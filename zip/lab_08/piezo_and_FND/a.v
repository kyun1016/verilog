==> flow/design.v <==
`timescale 1ns / 1ps
module piezo(clk,FND_out,piezo_out,sw);
input clk;
input [7:0] sw;
output reg [7:0] FND_out;
output reg piezo_out;
parameter C_tone = 956,
			 D_tone = 851,
			 E_tone = 758,
			 F_tone = 716,
			 G_tone = 638,
			 A_tone = 568,
			 B_tone = 506;
localparam NUM_1 = 8'b01100000,	 
			  NUM_2 = 8'b11011010,	 
			  NUM_3 = 8'b11110010,	 
			  NUM_4 = 8'b01100110,	 
			  NUM_5 = 8'b10110110,	 
			  NUM_6 = 8'b10111110,	 
			  NUM_7 = 8'b11100000,	 
			  NUM_8 = 8'b11111110,	 
			  NUM_9 = 8'b11110110,	 
			  NUM_0 = 8'b11111110;	 
integer piezo_count;
always @ (posedge clk) begin
	if(sw == 8'b10000000) begin
		FND_out = NUM_1;
		if(piezo_count >= C_tone) begin
			piezo_out = ~piezo_out;
			piezo_count = 0;
		end
		else
			piezo_count = piezo_count + 1;
	end
	else if(sw == 8'b01000000) begin
		FND_out = NUM_2;
		if(piezo_count >= D_tone) begin
			piezo_out = ~piezo_out;
			piezo_count = 0;
		end
		else
			piezo_count = piezo_count + 1;
	end
	else if(sw == 8'b00100000) begin
		FND_out = NUM_3;
		if(piezo_count >= E_tone) begin
			piezo_out = ~piezo_out;
			piezo_count = 0;
		end
		else
			piezo_count = piezo_count + 1;
	end
	else if(sw == 8'b00010000) begin
		FND_out = NUM_4;
		if(piezo_count >= F_tone) begin
			piezo_out = ~piezo_out;
			piezo_count = 0;
		end
		else
			piezo_count = piezo_count + 1;
	end
	else if(sw == 8'b00001000) begin
		FND_out = NUM_5;
		if(piezo_count >= G_tone) begin
			piezo_out = ~piezo_out;
			piezo_count = 0;
		end
		else
			piezo_count = piezo_count + 1;
	end
	else if(sw == 8'b00000100) begin
		FND_out = NUM_6;
		if(piezo_count >= A_tone) begin
			piezo_out = ~piezo_out;
			piezo_count = 0;
		end
		else
			piezo_count = piezo_count + 1;
	end
	else if(sw == 8'b00000010) begin
		FND_out = NUM_7;
		if(piezo_count >= B_tone) begin
			piezo_out = ~piezo_out;
			piezo_count = 0;
		end
		else
			piezo_count = piezo_count + 1;
	end
	else if(sw == 8'b00000001) begin
		FND_out = NUM_8;
		if(piezo_count >= C_tone/2) begin
			piezo_out = ~piezo_out;
			piezo_count = 0;
		end
		else
			piezo_count = piezo_count + 1;
	end
	else begin
		piezo_count = 0;
		piezo_out = 0;
		FND_out = NUM_0;
	end
end
endmodule
# Tool chain data of piezo
# Tool output for the design above, in the order of the flow.
# Lines are those of the file above, counted from 1.
# Library cell names are shortened.
# Not given: n/a
# design
top_module	piezo
clock_port	clk
cell_library	sky130hd
pvt_corner	tt_025C_1v80

# Word level
# Yosys after proc, flatten, opt, wreduce and memory -nomap, before mapping. Memory bits, and registers merged into a memory's read port (data or address), are not among the register bits. Print and check cells are not counted. Equal cells are merged and count once.
# bits
register_bits	41
input_bits	9
output_inout_bits	9
elab_cells	74
# classes
add_sub_neg	1
cmp	8
n_eq	16
n_mux	38
logic	1
n_reduce_logical	4
# ops
op	count
32-bit 2-to-1 mux	16
32-bit by 11-bit greater-or-equal comparator with 1-bit output (second input constant)	6
32-bit by 10-bit greater-or-equal comparator with 1-bit output (second input constant)	2
32-bit by 2-bit adder with 32-bit output (second input constant)	1
8-bit 2-to-1 mux	3
1-bit 2-to-1 mux	16
7-bit 2-to-1 mux	2
9-bit by 8-bit != test with 1-bit output (second input constant)	1
8-bit by 1-bit equality test with 1-bit output (second input constant)	1
8-bit by 2-bit equality test with 1-bit output (second input constant)	1
8-bit by 3-bit equality test with 1-bit output (second input constant)	1
8-bit by 4-bit equality test with 1-bit output (second input constant)	1
8-bit by 5-bit equality test with 1-bit output (second input constant)	1
8-bit by 6-bit equality test with 1-bit output (second input constant)	1
8-bit by 7-bit equality test with 1-bit output (second input constant)	1
8-bit by 7-bit != test with 1-bit output (second input constant)	1
8-bit equality test (second input constant)	1
8-bit AND reduction	1
7-bit by 6-bit != test with 1-bit output (second input constant)	1
6-bit by 5-bit != test with 1-bit output (second input constant)	1
6-bit OR reduction	1
5-bit by 4-bit != test with 1-bit output (second input constant)	1
5-bit 2-to-1 mux	1
4-bit by 3-bit != test with 1-bit output (second input constant)	1
4-bit OR reduction	1
3-bit by 2-bit != test with 1-bit output (second input constant)	1
3-bit OR reduction	1
2-bit by 1-bit != test with 1-bit output (second input constant)	1
1-bit inverter	1

# Depth
# Depth = most cells in a row (Yosys ltp): at word level without a register or memory, in the mapped netlist without a sequential cell, where the memories' decode and read muxes count.
# depth
ltp_word	10
abc_area	0
depth_mapped	9

# Netlist
# Yosys stat after the flow's synthesis: flattened, memories mapped to cells. It holds for the ABC_AREA given above (unset counts as 0); a run with the other value may have another netlist.
# types
type	count
dfxtp_1	39
xor2_1	19
a21oi_1	26
xnor2_1	14
a21oi_2	10
nand4_1	14
nand3_1	16
nand2_1	19
nor2_1	18
and4_1	6
buf_2	10
nor4_2	4
nor4_1	7
nor3b_1	5
buf_6	3
and2_1	5
and3_1	5
edfxtp_1	1
# Other cell types: 41; their cells: 71.
# mapped
cell_count	292
yosys_area_mm2	0.0024961
seqArea_mm2	0.0008108
ffs	40
buf_cells	22

# Timing after synthesis
# Path of least setup slack by OpenSTA after synthesis, without wires, with an ideal clock, recovery checks aside; 20% of the period is set as input and as output delay. Where synthesis merged equal registers, the netlist keeps one of their names.
# synth_path
path_type	input to register
from	input sw[0]
to	register piezo_out
tclk_ns	3.84
setup_ns	0.242
arrival_time_ns	2.298
setup_slack_ns	1.300
delay_ns	1.772
stages	7
path_buffers	1
synth_period_reached_ns	2.54
# "delay_ns" is the arrival time less input delay plus setup time.
# "stages" counts driving pins, that of a launching flip-flop among them; a cell with two outputs on the path counts twice.
# "synth_period_reached_ns" = period - worst setup slack (recovery checks aside). The figure is calculated, with input and output delays left at 20% of the set period.
# Between the ends stands the longest chain of elaborated cells between them, by number of cells; it is not shown to be the way that was timed. Of several equally long chains one is given.
# Each line given opens the expression or statement behind the cell; cells for indexed reads and writes are added by Yosys, which also makes memories of some case tables.
# A register here has more assigning lines than the two given.
# Only ways into the end's enable, where the timed path ends, are counted here.
# synth_between
path_cell_list	buf_2 -> or4_4 -> nor2_2 -> a211oi_1 -> o2111ai_1 -> o31ai_4 -> and2_1
elab_chain_len	3
cells_between	17
cone_lines	8
cone_classes	eq/ne: 16; reduce/logical: 1
# synth_lines
element	line_no	rtl
from (decl)	4	input [7:0] sw;
8-bit equality test	26	if(sw == 8'b10000000) begin
2-bit by 1-bit != test with 1-bit output	n/a
8-bit AND reduction	n/a
to (assign)	29	piezo_out = ~piezo_out;
to (assign)	38	piezo_out = ~piezo_out;
to (decl)	6	output reg piezo_out;

# Worst path after layout
# Path of least setup slack in the final report of flow run A (OpenROAD, finished layout, wires in). Where an end is a register, its clock arrival counts in the times.
# layout_path
path_type	input to register
from	input sw[3]
to	register piezo_count[27]
tclk_ns	3.52
setup_ns	0.07
arrival_time_ns	3.34
setup_slack_ns	0.40
stages	8
path_buffers	2
# Between the ends stands the longest chain of elaborated cells between them, by number of cells; it is not shown to be the way that was timed. Of several equally long chains one is given.
# A register here has more assigning lines than the two given.
# layout_between
path_cell_list	clkdlybuf4s50_1 -> nor4_2 -> nand2_1 -> nor3b_1 -> a32oi_1 -> o211a_2 -> buf_12 -> a21oi_1
elab_chain_len	9
cells_between	16
cone_lines	8
cone_classes	eq/ne: 8; mux: 8
# layout_lines
element	line_no	rtl
from (decl)	4	input [7:0] sw;
8-bit by 1-bit equality test with 1-bit output	89	else if(sw == 8'b00000001) begin
32-bit 2-to-1 mux	89
32-bit 2-to-1 mux	80	else if(sw == 8'b00000010) begin
32-bit 2-to-1 mux	71	else if(sw == 8'b00000100) begin
32-bit 2-to-1 mux	62	else if(sw == 8'b00001000) begin
32-bit 2-to-1 mux	53	else if(sw == 8'b00010000) begin
32-bit 2-to-1 mux	44	else if(sw == 8'b00100000) begin
32-bit 2-to-1 mux	35	else if(sw == 8'b01000000) begin
32-bit 2-to-1 mux	26	if(sw == 8'b10000000) begin
to (assign)	33	piezo_count = piezo_count + 1;
to (assign)	42	piezo_count = piezo_count + 1;
to (decl)	24	integer piezo_count;

# Design piezo on sky130hd. What follows are 2 stored runs of the flow, each under its own settings; their order means nothing. The constraints put input and output delay at 20% of the set period each and load the outputs with 0.01 pF.
# "period_less_ws_ns" is the run's clock period less its worst setup slack. It is reckoned from that one timing run; input and output delays stay at 20% of the period that was set.
# "timing.worst_path_ns" = time allowed to the worst setup path (clock period - input delay - output delay, where it has them) - its slack; a late launch clock adds to it, a late capture clock takes from it.
# "final_power_mw": no workload was simulated; the value follows from the tool's default switching activity.
# A setting shown as -- is not set for that run.
# A result given as -- is not shown for that run.
name,flow run A,flow run B
period_ns,3.52,2.24
CORE_UTILIZATION,59,68
CORE_MARGIN,9,2
CELL_PAD_IN_SITES_DETAIL_PLACEMENT,1,0
CTS_CLUSTER_SIZE,49,--
CTS_CLUSTER_DIAMETER,267,--
SLEW_MARGIN,40,20
MIN_ROUTING_LAYER,met1,--
MAX_ROUTING_LAYER,met4,--
CAP_MARGIN,20,20
SETUP_SLACK_MARGIN,--,0.61
PLACE_DENSITY_LB_ADDON,--,0.01
TNS_END_PERCENT,--,60
GPL_TIMING_DRIVEN,--,1
final_cell_area_mm2,0.0027652,--
die_area_mm2,0.0068965,--
post_synth_area_mm2,0.0024961,--
setup_worst_slack_ns,0.397,--
final_power_mw,0.9069,--
period_less_ws_ns,3.123,--
final_hold_ws_ns,0.560,--
setupTns_ns,0.000,--
timing.worst_path_ns,2.42,--
critical_path_kind,input to register,--
finalUtil_pct,68.6,--
# Flow run B: no final report: routing broke off with GRT-0232
